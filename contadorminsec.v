==> flow/design.v <==
module contadorminsec (
input clk,
input rst_n, 
output reg [6:0] min1,
output reg [6:0] min2,
output reg [6:0] sec1,
output reg [6:0] sec2
);
reg [24:0] count;
reg [3:0] c_sec1;
reg [3:0] c_sec2;
reg [3:0] c_min1;
reg [3:0] c_min2;
always @ (posedge clk or negedge rst_n)
begin 
	if (!rst_n) begin
		sec1 <= 7'b1000000;
		sec2 <= 7'b1000000;
		min1 <= 7'b1000000;
		min2 <= 7'b1000000;
		count <= 25'd0;
		c_sec1 <= 4'd0;
		c_sec2 <= 4'd0;
		c_min1 <= 4'd0;
		c_min2 <= 4'd0;
	end
	else begin
		count <= count + 25'b1;
		if (count == 25'd25000000) begin
			c_sec1 <= c_sec1 + 4'd1;
			if (c_sec1 == 4'd9) begin
				c_sec1 <= 4'd0;
				c_sec2 <= c_sec2 +  4'd1;
				if (c_sec2 >= 4'd5 && c_sec1 >= 4'd9) begin
					c_sec2 <= 4'd0;
					c_sec1 <= 4'd0;
					c_min1 <= c_min1 + 4'd1;
					if(c_min1 >= 4'd9) begin
						c_min2 <= c_min2 + 4'd1;
						c_sec2 <= 4'd0;
						c_sec1 <= 4'd0;
						c_min1 <= 4'd0;
						if (c_min2 >= 4'd9 && c_min1 >= 4'd9) begin
							c_sec2 <= 4'd0;
							c_sec1 <= 4'd0;
							c_min1 <= 4'd0;
							c_min2 <= 4'd0;
						end
					end
				end
			end
		end
		case (c_sec1)
			4'b0000 : sec1 <= 7'b1000000;  
			4'b0001 : sec1 <= 7'b1111001;  
			4'b0010 : sec1 <= 7'b0100100;  
			4'b0011 : sec1 <= 7'b0110000;  
			4'b0100 : sec1 <= 7'b0011001;  
			4'b0101 : sec1 <= 7'b0010010;  
			4'b0110 : sec1 <= 7'b0000010;  
			4'b0111 : sec1 <= 7'b1111000;  
			4'b1000 : sec1 <= 7'b0000000;  
			4'b1001 : sec1 <= 7'b0011000;  
		endcase 
		case (c_sec2)
			4'b0000 : sec2 <= 7'b1000000;  
			4'b0001 : sec2 <= 7'b1111001;  
			4'b0010 : sec2 <= 7'b0100100;  
			4'b0011 : sec2 <= 7'b0110000;  
			4'b0100 : sec2 <= 7'b0011001;  
			4'b0101 : sec2 <= 7'b0010010;  
			4'b0110 : sec2 <= 7'b0000010;  
			4'b0111 : sec2 <= 7'b1111000;  
			4'b1000 : sec2 <= 7'b0000000;  
			4'b1001 : sec2 <= 7'b0011000;  
		endcase
		case (c_min1)
			4'b0000 : min1 <= 7'b1000000;  
			4'b0001 : min1 <= 7'b1111001;  
			4'b0010 : min1 <= 7'b0100100;  
			4'b0011 : min1 <= 7'b0110000;  
			4'b0100 : min1 <= 7'b0011001;  
			4'b0101 : min1 <= 7'b0010010;  
			4'b0110 : min1 <= 7'b0000010;  
			4'b0111 : min1 <= 7'b1111000;  
			4'b1000 : min1 <= 7'b0000000;  
			4'b1001 : min1 <= 7'b0011000;  
		endcase
		case (c_min2)
			4'b0000 : min2 <= 7'b1000000;  
			4'b0001 : min2 <= 7'b1111001;  
			4'b0010 : min2 <= 7'b0100100;  
			4'b0011 : min2 <= 7'b0110000;  
			4'b0100 : min2 <= 7'b0011001;  
			4'b0101 : min2 <= 7'b0010010;  
			4'b0110 : min2 <= 7'b0000010;  
			4'b0111 : min2 <= 7'b1111000;  
			4'b1000 : min2 <= 7'b0000000;  
			4'b1001 : min2 <= 7'b0011000;  
		endcase
	end	
end 
endmodule
* Reports on contadorminsec
The steps from the RTL of contadorminsec to its reports follow in flow order.
Lines are those of the file above, counted from 1.
Cell names lack the library's common part.
A cell with -- has no value.
- Top module :: contadorminsec
- Clock input :: clk
- Library :: sky130hd
- Corner :: tt_025C_1v80

* Word level
Counts by Yosys on the flattened word-level netlist (proc, flatten, opt, wreduce; memories kept). Register bits leave out memories and registers merged into their read ports (data or address). Print and check cells are left out. Cells with the same type and inputs are merged into one.
- Flip-flop bits (word level) :: 69
- Word-level cells :: 76
- Output and inout bits :: 28
- Equality and inequality tests :: 37
- Add/sub/neg operators :: 5
- Order comparisons :: 4
- Multiplexer cells :: 8
- Reductions and logical operators :: 13
** Operators by type and width (number)
- 7-bit case mux with 10-bit select :: 4
- 4-bit by 3-bit == test with 1-bit output (second input constant) :: 16
- 10-bit nonzero test :: 4
- 4-bit by 2-bit == test with 1-bit output (second input constant) :: 8
- 4-bit == test (second input constant) :: 8
- 25-bit by 1-bit adder with 25-bit output (second input constant) :: 1
- 25-bit == test (second input constant) :: 1
- 4-bit by 1-bit adder with 4-bit output (second input constant) :: 4
- 4-bit by 1-bit == test with 1-bit output (second input constant) :: 4
- 4-bit logical NOT :: 4
- 4-bit two-way mux :: 4
- 4-bit >= comparator (second input constant) :: 3
- 4-bit by 3-bit >= comparator with 1-bit output (second input constant) :: 1
- 4-bit AND reduction :: 1
- 3-bit AND reduction :: 1
- 1-bit logical AND :: 2
- 2-bit AND reduction :: 1

* Depth
Longest topological path by Yosys (ltp), each cell counted once; first at word level (registers and memories cut), then after technology mapping (sequential cells cut; the memories' decode and read muxes count).
- Depth in word-level cells :: 3
- ABC_AREA :: 0
- Mapped depth :: 8

* Mapped cells and area
Yosys stat after the flow's synthesis: flattened, memories mapped to cells. It holds for the ABC_AREA given above (unset counts as 0); a run with the other value may have another netlist.
- Buffer cells :: 16
- Chip area (Yosys) :: 3693.5 µm²
- Mapped cells :: 363
- Area of sequential cells :: 1731.7 µm²
- Flip-flops :: 69
** Cells by type (number)
- dfrtp_1 :: 65
- ha_1 :: 18
- xnor2_1 :: 17
- nor2_1 :: 31
- nand2_1 :: 30
- dfstp_2 :: 4
- o21ai_0 :: 18
- xor2_1 :: 10
- a21oi_1 :: 17
- nand3_1 :: 17
- inv_1 :: 22
- a221o_1 :: 5
- mux2i_1 :: 5
- o31ai_1 :: 6
- a22o_1 :: 5
- nor4_4 :: 2
- clkbuf_1 :: 11
- nand4_1 :: 6
Not listed: further types 44, cells in them 74.

* Worst setup path after synthesis
Path of least setup slack by OpenSTA after synthesis, without wires, with an ideal clock, recovery checks aside; 20% of the period is set as input and as output delay. Where synthesis merged equal registers, the netlist keeps one of their names.
- Path type :: flip-flop to flip-flop
- From :: reg c_sec2[1]
- To :: reg c_min2[0]
- Arrival :: 1.796 ns
- Library setup time :: 0.128 ns
- Launch time at the first pin :: 0.000 ns
- Slack :: 1.927 ns
- Driving pins on the path :: 8
- Period :: 3.85 ns
- Delay of the path :: 1.924 ns
- Synthesis period reached :: 1.923 ns
"delay of the path" = arrival - input delay + setup time.
"driving pins on the path" counts driving pins, that of a launching flip-flop among them; a cell with two outputs on the path counts twice.
"synthesis period reached" = period - worst setup slack (recovery checks aside). The figure is calculated, with input and output delays left at 20% of the set period.
Between the ends stands the longest chain of elaborated cells between them, by number of cells; it is not shown to be the way that was timed. Of several equally long chains one is given.
A line is the first line of the expression or statement that the cell stems from. Yosys adds cells for indexed reads and writes and turns some case tables into memories.
At most two assigning lines are given for a register; there are more.
- Path through :: dfrtp_1 -> inv_1 -> ha_1 -> nand2b_1 -> a21oi_1 -> nor4_2 -> nand2_1 -> mux2_1
- Length of the longest elaborated chain :: 3
- Elaborated cells on any way between the ends :: 3
- Source lines of those cells :: 1
- Those cells by class :: compare: 1; reduce/logical: 2
** Ends and longest elaborated chain, post-synthesis
- start, declared :: RTL line 11 : reg [3:0] c_sec2;
- start, assigned :: RTL line 23 : c_sec2 <= 4'd0;
- start, assigned :: RTL line 33 : c_sec2 <= c_sec2 + 4'd1;
- 4-bit by 3-bit >= comparator with 1-bit output :: RTL line 34 : if (c_sec2 >= 4'd5 && c_sec1 >= 4'd9) begin
- 1-bit logical AND :: RTL line 34
- 4-bit AND reduction
- end, assigned :: RTL line 25 : c_min2 <= 4'd0;
- end, assigned :: RTL line 39 : c_min2 <= c_min2 + 4'd1;
- end, declared :: RTL line 13 : reg [3:0] c_min2;

* Worst path after layout
From the final timing report of flow run 1: the path of least setup slack in the routed layout; clock arrival at registers is part of the times.
- Path type :: flip-flop to flip-flop
- From :: reg count[0]
- To :: reg c_min2[0]
- Driving pins on the path :: 8
- Library setup time :: 0.12 ns
- Launch time at the first pin :: 0.33 ns
- Period :: 2.12 ns
- Slack :: 0.13 ns
- Arrival :: 2.21 ns
Between the ends stands the longest chain of elaborated cells between them, by number of cells; it is not shown to be the way that was timed. Of several equally long chains one is given.
At most two assigning lines are given for a register; there are more.
- Path through :: dfrtp_1 -> inv_1 -> ha_1 -> nand4bb_1 -> or3_1 -> nor2_4 -> nand2_1 -> mux2_1
- Length of the longest elaborated chain :: 2
- Elaborated cells on any way between the ends :: 2
- Source lines of those cells :: 1
- Those cells by class :: eq/ne: 1; reduce/logical: 1
** Ends and longest elaborated chain, after layout
- start, declared :: RTL line 9 : reg [24:0] count;
- start, assigned :: RTL line 21 : count <= 25'd0;
- start, assigned :: RTL line 28 : count <= count + 25'b1;
- 25-bit == test :: RTL line 29 : if (count == 25'd25000000) begin
- 4-bit AND reduction
- end, assigned :: RTL line 25 : c_min2 <= 4'd0;
- end, assigned :: RTL line 39 : c_min2 <= c_min2 + 4'd1;
- end, declared :: RTL line 13 : reg [3:0] c_min2;

Appendix: measured runs

Stored flow runs of contadorminsec (2 of them; Yosys, OpenROAD, sky130hd). They differ in their settings and are not a sequence. Constraints: input delay and output delay 20% of the set period each, output load 0.01 pF.
"achieved clock period": clock period set for the run, less the worst setup slack. It is reckoned from that one timing run; input and output delays stay at 20% of the period that was set.
"critical setup path time" means the part of the period allowed to the worst setup path (the constraints hold back 20% at inputs and 20% at outputs) less its slack; where the path has registers, the arrival times of their clocks count too.
"power consumption" rests on the timing tool's default activity at the inputs, not on a simulated workload.

** Flow run 1
- Settings :: period_ns=2.12; CORE_UTILIZATION=26; SETUP_SLACK_MARGIN=-0.03; PLACE_DENSITY_LB_ADDON=0.09; CORE_MARGIN=3; CELL_PAD_IN_SITES_DETAIL_PLACEMENT=2; TNS_END_PERCENT=80; ABC_AREA=0; CTS_CLUSTER_SIZE=34; CTS_CLUSTER_DIAMETER=343; SLEW_MARGIN=40; MIN_ROUTING_LAYER=met2; CAP_MARGIN=20
- Setup slack of the worst path :: 0.127 ns
- Critical setup path time :: 1.99 ns
- Critical path type :: flip-flop to flip-flop
- Achieved clock period :: 1.993 ns
- Utilization :: 33.9 %
- Power consumption :: 2752 uW
- Total negative slack :: 0.000 ns
- Yosys chip area after synthesis :: 3693.5 µm²
- Die outline area :: 15672.5 µm²

** Flow run 2
- Settings :: period_ns=3.56; CORE_UTILIZATION=59; CELL_PAD_IN_SITES_GLOBAL_PLACEMENT=2; CELL_PAD_IN_SITES_DETAIL_PLACEMENT=0; TNS_END_PERCENT=25; ABC_AREA=1; GPL_TIMING_DRIVEN=1; CAP_MARGIN=10; MIN_ROUTING_LAYER=met1; MAX_ROUTING_LAYER=met4; CORE_MARGIN=2; SLEW_MARGIN=20
- Outcome :: no final report: placement broke off with GPL-0301
